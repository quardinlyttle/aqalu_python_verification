==> flow/design.v <==
module AQALU(A,B,Opcode,Output,clock, reset);
input [1:0] A,B;
input [3:0] Opcode;
input clock, reset;
output reg [7:0] Output;
wire [7:0] adderWire, subWire, mulWire, compWire, runningSumWire;
TwoBitAdder adder({1'b0,A},{1'b0,B},adderWire,0);
TwoBitAdder subtract({1'b0,A},{1'b1,~B},subWire,1);
multiplier mulitply(A,B,mulWire);
comparator compare(A,B, compWire);
runningSum sumboi({A,B},clock,runningSumWire, reset);
always @(*)
begin
	case(Opcode)
		4'b0000: Output= A&B;  
		4'b0001:	Output= A|B;  
		4'b0010: Output= {~A,~B};  
		4'b0011:	Output= A^B;  
		4'b0100:	Output= ~(A&B);   
		4'b0101:	Output= ~(A|B);  
		4'b0110: Output= ~(A^B);  
		4'b0111: Output=adderWire;  
		4'b1000: Output= subWire;	 
		4'b1001: Output= mulWire;  
		4'b1010: Output= compWire;  
		4'b1011: Output= {A,B} << 1;  
		4'b1100:	Output= {A,B} >> 1;  
		4'b1101: Output= {A,B} <<< 1;  
		4'b1110: Output= {A,B} >>> 1;  
		4'b1111: Output= runningSumWire;  
	endcase
end
endmodule
module TwoBitAdder(A,B, Sum,Cin);
input Cin;
input [2:0] A,B; 
output [2:0] Sum;
wire carry0, carry1;
fulladder adder1(A[0],B[0],Cin,Sum[0],carry0);
fulladder adder2(A[1], B[1],carry0,Sum[1],carry1);
fulladder adder3(A[2], B[2],carry1,Sum[2],z);
endmodule
module fulladder(A,B,Cin,Sum,Cout);
input A, B, Cin;
output Cout, Sum;
wire and1, and2, and3;
xor(Sum, A, B, Cin);
and(and1, A, B);
and(and2, Cin, A);
and(and3, Cin, B);
or(Cout, and1, and2, and3);
endmodule
module multiplier(A,B,Result);
input [1:0] A,B;
output [3:0] Result;
wire and2_0, and2_1, and1_0, and1_1, and1_2, and1_3;
and(Result[3],A[1],A[0],B[1],B[0]);  
and(and2_0,A[1],~A[0],B[1]);  
and(and2_1,A[1],B[1],~B[0]);  
or(Result[2], and2_0, and2_1);  
and(and1_0,A[1],~B[1],B[0]);  
and(and1_1,A[1], ~A[0], B[0]);  
and(and1_2,~A[1], A[0], B[1]);  
and(and1_3,A[0],B[1],~B[0]);  
or(Result[1], and1_0, and1_1, and1_2, and1_3);  
and(Result[0], A[0], B[0]);  
endmodule
module comparator (A,B,Result);
input [1:0] A,B;
output [1:0] Result;
wire c1_0, c1_1, c1_2, c1_3, c1_4, c0_0, c0_1, c0_2, c0_3, c0_4;
and(c1_0,~B[1],~B[0]);
and(c1_1,A[0],~B[1]);
and(c1_2, A[1],A[0]);
and(c1_3, A[1],~B[0]);
and(c1_4, A[1], ~B[1]);
or(Result[1], c1_0,c1_1,c1_2,c1_3,c1_4);
and(c0_0,~A[1],~A[0]);
and(c0_1, B[1], B[0]);
and(c0_2, ~A[1], B[0]);
and(c0_3, ~A[1], B[1]);
and(c0_4, ~A[0], B[1]);
or(Result[0], c0_0, c0_1, c0_2, c0_3, c0_4); 
endmodule
module runningSum (A, clk, Result, rst);
input [3:0] A;
input clk, rst;
output reg [7:0] Result;
reg [25:0] counter;
always @(posedge clk, posedge rst)
	begin
		if(rst==1)
		begin
			counter <=0;
			Result <=0;
		end
		else if (counter == 26'd5_000)  
		begin	
			counter <= 0;
			Result <= Result+A;
		end
		else
			counter<= counter +1;
		end
endmodule	
# Step by step through the tools: AQALU
# What the tools print for AQALU, step after step.
# Line numbers count from 1 in the design file above.
# Operators: Yosys type, input widths -> output width; for muxes data width and select width s.
# Library cell names are shortened.
# The mark -- stands for no value.
# setup
design	AQALU
clock	clock
library	sky130hd
lib_corner	tt_025C_1v80

# After elaboration
# Counts by Yosys on the flattened word-level netlist (proc, flatten, opt, wreduce; memories kept). Register bits leave out memories and registers merged into their read ports (data or address); mux counts leave out enables and synchronous resets folded into registers. Print and check cells are left out. Cells with the same type and inputs are merged into one.
# word_totals
inputBits	10
ff_bits	34
wordCells	92
output_inout_bits	8
# classes
equal	16
reduce_and_logical	3
addsub	2
mux	2
logic	67
# op_table
op	count
$pmux 8 s14	1
$eq 4x4->1 const B	8
$and 1x1->1	29
$add 26x1->26 const B	1
$eq 26x13->1 const B	1
$mux 26	1
$not 2->8	3
$or 1x1->1	18
$eq 4x3->1 const B	4
$eq 4x2->1 const B	2
$add 8x4->8	1
$xor 1x1->1	6
$not 1->1	6
$not 2->2	2
$reduce_or 2->1	2
$eq 4x1->1 const B	1
$logic_not 4->1	1
$and 2x2->2	1
$or 2x2->2	1
$xor 2x2->2	1

# Longest topological paths
# Longest topological path by Yosys (ltp), each cell counted once; first at word level (registers and memories cut), then after technology mapping (sequential cells cut; the memories' decode and read muxes count).
# depth
depth_word	9
ABC_AREA	1
ltp_mapped	10
ltp_nobuf	10

# Mapped cells and area
# Yosys stat after the flow's synthesis: flattened, memories mapped to cells. It holds for the ABC_AREA given above (unset counts as 0); a run with the other value may have another netlist.
# The area totals of this step are shown rounded.
# synth_totals
mapped_area_um2	2790
ff_cells	34
seq_area_um2	851
cell_count	436
buf_cells	4
# types
type	count	area_total_um2
dfrtp_1	34	850.816
nand2_1	146	548.026
inv_1	71	266.506
nor2_1	57	213.955
ha_1	13	162.656
nand3_1	32	160.154
xor2_1	12	105.101
nand4_1	14	87.584
nor3_1	14	70.067
o21ai_0	13	65.062
fa_1	3	60.058
xnor2_1	3	26.275
nor2_2	4	25.024
nor3_2	2	20.019
nor3_4	1	16.266
nand3b_1	2	15.014
buf_6	1	11.261
clkbuf_1	3	11.261
# Other cell types: 9; their cells: 11.

# Path before layout
# OpenSTA on the mapped netlist: ideal clock, no wires. The path of least setup slack (recovery checks aside). Input and output delay are each 20% of the period. Register names are those of the netlist, which keeps one name where synthesis merged equal registers.
# synth_path
path_type	in2out
start	input port A[1]
end	output port Output[1]
in_delay_ns	0.598
period_ns	2.99
path_stages	7
slack_ns	0.429
t_first_pin_ns	0.598
t_required_ns	2.392
n_path_buf	1
arrival_ns	1.963
delay_ns	1.365
period_less_setup_slack_ns	2.561
# "delay_ns" = arrival - input delay + setup time.
# A path that ends at an output port has no setup time.
# "path_stages": output pins that drive a net of the path, with the launching flip-flop's if there is one; two outputs of one cell count as two.
# "period_less_setup_slack_ns" = period - worst setup slack (recovery checks aside). The figure is calculated, with input and output delays left at 20% of the set period.
# Between the ends stands the longest chain of elaborated cells between them, by number of cells; it is not shown to be the way that was timed. Of several equally long chains one is given.
# Each line given opens the expression or statement behind the cell; cells for indexed reads and writes are added by Yosys, which also makes memories of some case tables.
# synth_via
path_cell_list	clkbuf_1 inv_1 fa_1 or2_2 nand3_1 nor2_1 nand3_1
elab_chain_len	6
cells_between	26
# synth_lines
element	line	text
from (decl)	2	input [1:0] A,B;
$and 1x1->1 (2 in a row)	61	and(and1_0,A[1],~B[1],B[0]);
$or 1x1->1 (3 in a row)	65	or(Result[1], and1_0, and1_1, and1_2, and1_3);
$pmux 8 s14	14	case(Opcode)
to (decl)	5	output reg [7:0] Output;

# Worst path after layout
# Path of least setup slack in the final report of flow run A (OpenROAD, finished layout, wires in). Where an end is a register, its clock arrival counts in the times.
# layout_path
path_type	in2out
start	input port A[0]
end	output port Output[1]
arrival_ns	2.36
n_path_buf	2
slack_ns	1.28
in_delay_ns	0.91
path_stages	9
t_required_ns	3.63
t_first_pin_ns	0.91
period_ns	4.54
# Between the ends stands the longest chain of elaborated cells between them, by number of cells; it is not shown to be the way that was timed. Of several equally long chains one is given.
# layout_via
path_cell_list	clkbuf_4 inv_4 ha_1 fa_2 or2_2 nand3_1 nor2_1 nand3_1 buf_2
elab_chain_len	7
cells_between	23
# layout_lines
element	line	text
from (decl)	2	input [1:0] A,B;
$not 1->1	62	and(and1_1,A[1], ~A[0], B[0]);
$and 1x1->1 (2 in a row)	62
$or 1x1->1 (3 in a row)	65	or(Result[1], and1_0, and1_1, and1_2, and1_3);
$pmux 8 s14	14	case(Opcode)
to (decl)	5	output reg [7:0] Output;

# Module AQALU, platform sky130hd: 2 stored runs of the flow (Yosys, OpenROAD) with differing settings, in no particular order. Input and output delays are each 20% of the period that was set; the output load is 0.01 pF.
# "worstPathTime_ns" is the time allowed to the run's worst setup path (the clock period less input and output delay, where it has them) less its slack. Clock arrival times count: a late capture clock shortens it, a late launch clock lengthens it.
# "totalPower_uw" rests on the timing tool's default activity at the inputs, not on a simulated workload.
# Values from the reports are rounded here.
# Settings: -- = not set for that run.
# Results: -- = not shown.
stored run	period_ns	CORE_UTILIZATION	SETUP_SLACK_MARGIN	PLACE_DENSITY_LB_ADDON	HOLD_SLACK_MARGIN	CORE_ASPECT_RATIO	ABC_AREA	MIN_ROUTING_LAYER	MAX_ROUTING_LAYER	CAP_MARGIN	CORE_MARGIN	SLEW_MARGIN	PLACE_DENSITY	CELL_PAD_IN_SITES_GLOBAL_PLACEMENT	GPL_ROUTABILITY_DRIVEN	CTS_CLUSTER_DIAMETER	totalPower_uw	die_area_um2	yosys_chip_area_um2	setup_worst_slack_ns	final_hold_ws_ns	worstPathTime_ns	worstPathKind	timing.setup.tns_ns	layout_stdcell_area_um2
flow run A	4.54	31	1.19	0.18	0.21	1.07	1	met2	met5	20	2	20	--	--	--	--	691	9770	2790	1.28	0.505	1.45	in2out	0.000	3270
flow run B	3.16	64	0.2	--	--	--	--	--	met4	20	5	35	0.44	2	1	289	--	--	--	--	--	--	--	--	--
# Flow run B: stopped before the end: placement reported GPL-0301
